==> flow/design.v <==
 `timescale 1ns /1ps
module synchronizer(
     output wire OutSignal, 
     input wire InSignal, 
     input wire Clk
);
     reg buff0, buff1, buff2;
     always@(posedge Clk)
            begin
               buff0 <= InSignal;
               buff1 <= buff0;
               buff2  <= buff1;
            end
     assign OutSignal = buff2;
endmodule
`default_nettype none
module tlc_controller (
    output wire [1:0] highwaySignal,   
    output wire [1:0] farmSignal,      
    output wire [3:0] JB,              
    input wire Clk,                    
    input wire Rst,                     
    input wire farmSensor
);
    wire RstSync;                      
    wire RstCount;                      
    reg [30:0] Count;                  
    wire [2:0] state;                  
    assign JB[3] = RstCount;            
    assign JB[2:0] = state;            
    synchronizer syncRst (
        .OutSignal(RstSync), 
        .InSignal(Rst), 
        .Clk(Clk)
    );
    tlc_fsm FSM (
        .state(state),                 
        .RstCount(RstCount),             
        .highwaySignal(highwaySignal), 
        .farmSignal(farmSignal),       
        .Count(Count),                 
        .Clk(Clk),                     
        .Rst(RstSync),                  
        .farmSensor(farmSensor)
    );
    always @(posedge Clk or posedge RstSync) begin
        if (RstSync)
            Count <= 0;                
        else if (RstCount)
            Count <= 0;                
        else
            Count <= Count + 1;        
    end
endmodule 
`timescale 1ns / 1ps
`default_nettype none
module tlc_fsm (
    output reg [2:0] state,           
    output reg RstCount,               
    output reg [1:0] highwaySignal,   
    output reg [1:0] farmSignal,      
    input wire [30:0] Count,          
    input wire Clk,                   
    input wire Rst,                    
    input wire farmSensor
);
    parameter S0 = 3'b000;  
    parameter S1 = 3'b001;  
    parameter S2 = 3'b010;  
    parameter S3 = 3'b011;  
    parameter S4 = 3'b100;  
    parameter S5 = 3'b101;  
    reg [30:0] countLimit;
    always @(posedge Clk or posedge Rst) begin
        if (Rst) begin
            state <= S0;
            RstCount <= 1'b1;   
        end else begin
            if (RstCount) begin
                RstCount <= 1'b0;  
            end else if (Count >= countLimit) begin
                RstCount <= 1'b1;  
                case (state)
                    S0: state <= S1;
                    S1: if(farmSensor == 0) state <= S1;
                        else state <= S2;
                    S2: state <= S3;
                    S3: state <= S4;
                    S4: if(farmSensor == 0) state <= S5;
                        else if(farmSensor == 1 && Count > 750000000) state <= S5;
                        else state <= S4;
                    S5: state <= S0;
                    default: state <= S0;  
                endcase
            end
        end
    end
    always @(*) begin
        case (state)
            S0: begin
                highwaySignal = 2'b00;
                farmSignal = 2'b00;
                countLimit = 50000000;  
            end
            S1: begin
                highwaySignal = 2'b10;
                farmSignal = 2'b00;
                countLimit = 1500000000;  
            end
            S2: begin
                highwaySignal = 2'b01;
                farmSignal = 2'b00;
                countLimit = 150000000;  
            end
            S3: begin
                highwaySignal = 2'b00;
                farmSignal = 2'b00;
                countLimit = 50000000;  
            end
            S4: begin
                highwaySignal = 2'b00;
                farmSignal = 2'b10;
                countLimit = 150000000;  
            end
            S5: begin
                highwaySignal = 2'b00;
                farmSignal = 2'b01;
                countLimit = 150000000;  
            end
            default: begin
                highwaySignal = 2'b00;
                farmSignal = 2'b00;
                countLimit = 50000000;  
            end
        endcase
    end
endmodule
# == Step by step through the tools: tlc_controller ==
# Tool output for the design above, in the order of the flow.
# Line numbers count from 1 in the design file above.
# Operators: Yosys type, input widths -> output width; for muxes data width and select width s.
# Library cell names are shortened.
# The mark - stands for no value.
# design
top,tlc_controller
clock_port,Clk
cell_library,sky130hd
corner,tt_025C_1v80

# == Word-level counts ==
# Source: Yosys, flattened and elaborated, memories not mapped. Widths are those after wreduce. Registers that Yosys merges into a memory's read port (data or address) are not register bits. Print and check cells do not count. Equal cells are merged and count once.
# word_totals
word_cells,29
out_inout_bits,8
register_bits,38
in_bits,3
# op_classes
muxes,10
n_reduce_logical,4
addsub,1
n_eq,5
bitwise,1
n_cmp,2
# ops
operator,n
$pmux 31 s2,1
$add 31x1->31 const B,1
$gt 31x30->1 const B,1
$ge 31x31->1,1
$mux 31,1
$pmux 3 s5,1
$pmux 2 s2,2
$eq 3x2->1 const B,2
$eq 3x3->1 const B,2
$eq 3x1->1 const B,1
$logic_not 3->1,1
$reduce_or 3->1,1
$mux 3,1
$mux 1,3
$reduce_and 2->1,1
$mux 2,1
$logic_and 1x1->1,1
$not 1->1,1

# == Logic depth ==
# Yosys ltp: most cells in a row. Word level: on the elaborated netlist, between registers, memories and ports. Mapped: between sequential cells and ports; inverters and the memories' decode and read muxes count.
# logic_depth
depth_word,6
abc_area,0
ltp_mapped,11
mapped_depth_nobuf,10

# == Netlist ==
# Source: synth_stat.txt of the flow (Yosys; design flattened, memories mapped). It holds for the ABC_AREA given above (unset counts as 0); a run with the other value may have another netlist.
# The area totals of this step are shown rounded.
# by_type
cell_type,n,area_total_um2
dfrtp_1,34,850.816
ha_1,20,250.24
nor2_1,43,161.405
xor2_1,18,157.651
xnor2_1,12,105.101
nand3_1,20,100.096
dfxtp_1,3,60.058
nand4_1,9,56.304
and4_1,6,52.55
nand2_1,10,37.536
and3_1,5,31.28
nor4_1,5,31.28
a21oi_1,6,30.029
inv_1,8,30.029
a211o_1,3,26.275
dfstp_2,1,26.275
buf_4,3,22.522
clkbuf_1,6,22.522
# Not listed: further types 27, cells in them 49.
# synth_totals
area_um2,2406
cell_count,261
buffers,11
seqArea_um2,937.1
flip_flops,38
# The figures by module come from a second, unflattened synthesis with its own total; it is not the netlist above.
# unflattened
cells_unflattened,278
area_unflattened_um2,2584
# Each row is one instance without its submodules.
# by_module
mod,instances,area_um2,seq_area_um2,n_cells
tlc_controller,1,1675,775.7,169
tlc_fsm,1,848.3,101.3,106
synchronizer,1,60.1,60.1,3

# == Path before layout ==
# Source: OpenSTA report_checks on the synthesized netlist (no wires, ideal clock, input and output delay 20% of the period each), path of least setup slack; recovery checks are left aside. Register names are those of the netlist, which keeps one name where synthesis merged equal registers.
# synth_path
path_type,register to register
from,reg FSM.state[0]
to,reg FSM.state[2]
setup_time_ns,0.122
n_path_buf,1
t_arrival_ns,2.598
driving_pins,11
t_first_pin_ns,0.000
path_delay_ns,2.720
t_required_ns,2.668
setup_slack_ns,0.071
clock_period_ns,2.79
period_less_setup_slack_ns,2.719
# "path_delay_ns" is the arrival time less input delay plus setup time.
# "driving_pins": output pins that drive a net of the path, with the launching flip-flop's if there is one; two outputs of one cell count as two.
# "period_less_setup_slack_ns" is the clock period less the worst setup slack; recovery checks do not enter. This is arithmetic on one report: input and output delays are still those of the set period (20% each).
# Between the ends stands the longest chain of elaborated cells between them, by number of cells; it is not shown to be the way that was timed. Of several equally long chains one is given.
# Each line given opens the expression or statement behind the cell; cells for indexed reads and writes are added by Yosys, which also makes memories of some case tables.
# A register here has more assigning lines than the two given.
# synth_between
cell_sequence,dfrtp_1 buf_4 inv_1 or3_1 ha_1 a21o_1 a211o_1 a31oi_1 o22ai_1 or2_2 a32o_1
elab_chain_cells,5
cells_between,11
classes_between,compare: 1; eq/ne: 5; mux: 2; reduce/logical: 3
# synth_lines
item,line,rtl
start: declaration,58,"output reg [2:0] state,"
start: assignment,76,state <= S0;
start: assignment,84,S0: state <= S1;
$eq 3x2->1,99,case (state)
$reduce_or 3->1,-,
$pmux 31 s2,99,
$ge 31x31->1,81,end else if (Count >= countLimit) begin
$reduce_and 2->1,-,
end: assignment,84,
end: assignment,85,S1: if(farmSensor == 0) state <= S1;
end: declaration,58,

# == Path in the finished layout ==
# From the final timing report of run 1: the path of least setup slack in the routed layout; clock arrival at registers is part of the times.
# layout_path
path_type,register to register
from,reg FSM.state[0]
to,reg FSM.state[2]
clock_period_ns,1.89
t_first_pin_ns,0.28
n_path_buf,0
t_required_ns,2.05
setup_slack_ns,-0.57
setup_time_ns,0.11
driving_pins,10
t_arrival_ns,2.62
# Between the ends stands the longest chain of elaborated cells between them, by number of cells; it is not shown to be the way that was timed. Of several equally long chains one is given.
# A register here has more assigning lines than the two given.
# layout_between
cell_sequence,dfrtp_1 inv_2 or3_4 ha_4 a21o_1 a211o_1 a31oi_2 o22ai_2 or2_4 a32o_1
elab_chain_cells,5
cells_between,11
classes_between,compare: 1; eq/ne: 5; mux: 2; reduce/logical: 3
# layout_lines
item,line,rtl
start: declaration,58,"output reg [2:0] state,"
start: assignment,76,state <= S0;
start: assignment,84,S0: state <= S1;
$eq 3x2->1,99,case (state)
$reduce_or 3->1,-,
$pmux 31 s2,99,
$ge 31x31->1,81,end else if (Count >= countLimit) begin
$reduce_and 2->1,-,
end: assignment,84,
end: assignment,85,S1: if(farmSensor == 0) state <= S1;
end: declaration,58,

# Below are 2 stored runs of the flow (Yosys, OpenROAD; platform sky130hd) on tlc_controller, each with its settings and what was measured, unordered. Constraints: input delay and output delay 20% of the set period each, output load 0.01 pF.
# "achievedPeriod_ns" is the run's clock period less its worst setup slack. It is reckoned from that one timing run; input and output delays stay at 20% of the period that was set.
# "worst_path_ns" is the time allowed to the run's worst setup path (the clock period less input and output delay, where it has them) less its slack. Clock arrival times count: a late capture clock shortens it, a late launch clock lengthens it.
# By "design_power_uw" is meant OpenSTA's value without simulated activity: inputs other than the clock are taken to toggle once in ten clock periods, and the tool carries that through the logic.
# The measured numbers are rounded.
# Settings: - = not set for that run.
run name,period_ns,CORE_UTILIZATION,CORE_ASPECT_RATIO,TNS_END_PERCENT,CTS_CLUSTER_DIAMETER,SLEW_MARGIN,CAP_MARGIN,CORE_MARGIN,SETUP_SLACK_MARGIN,PLACE_DENSITY,HOLD_SLACK_MARGIN,ABC_AREA,GPL_ROUTABILITY_DRIVEN,MIN_ROUTING_LAYER,worst_path_ns,path_kind,synthesis_area_um2,design.die.area_um2,fin_ws_ns,design_power_uw,layout_stdcell_area_um2,achievedPeriod_ns
run 1,1.89,24,1.67,95,147,25,20,2,-,-,-,-,-,-,2.46,register to register,2406,10870,-0.565,1800,3452,2.455
run 2,3.8,16,0.94,-,163,35,20,7,0.72,0.82,-0.06,1,1,met2,2.81,register to register,2773,21210,0.990,851.8,3279,2.810
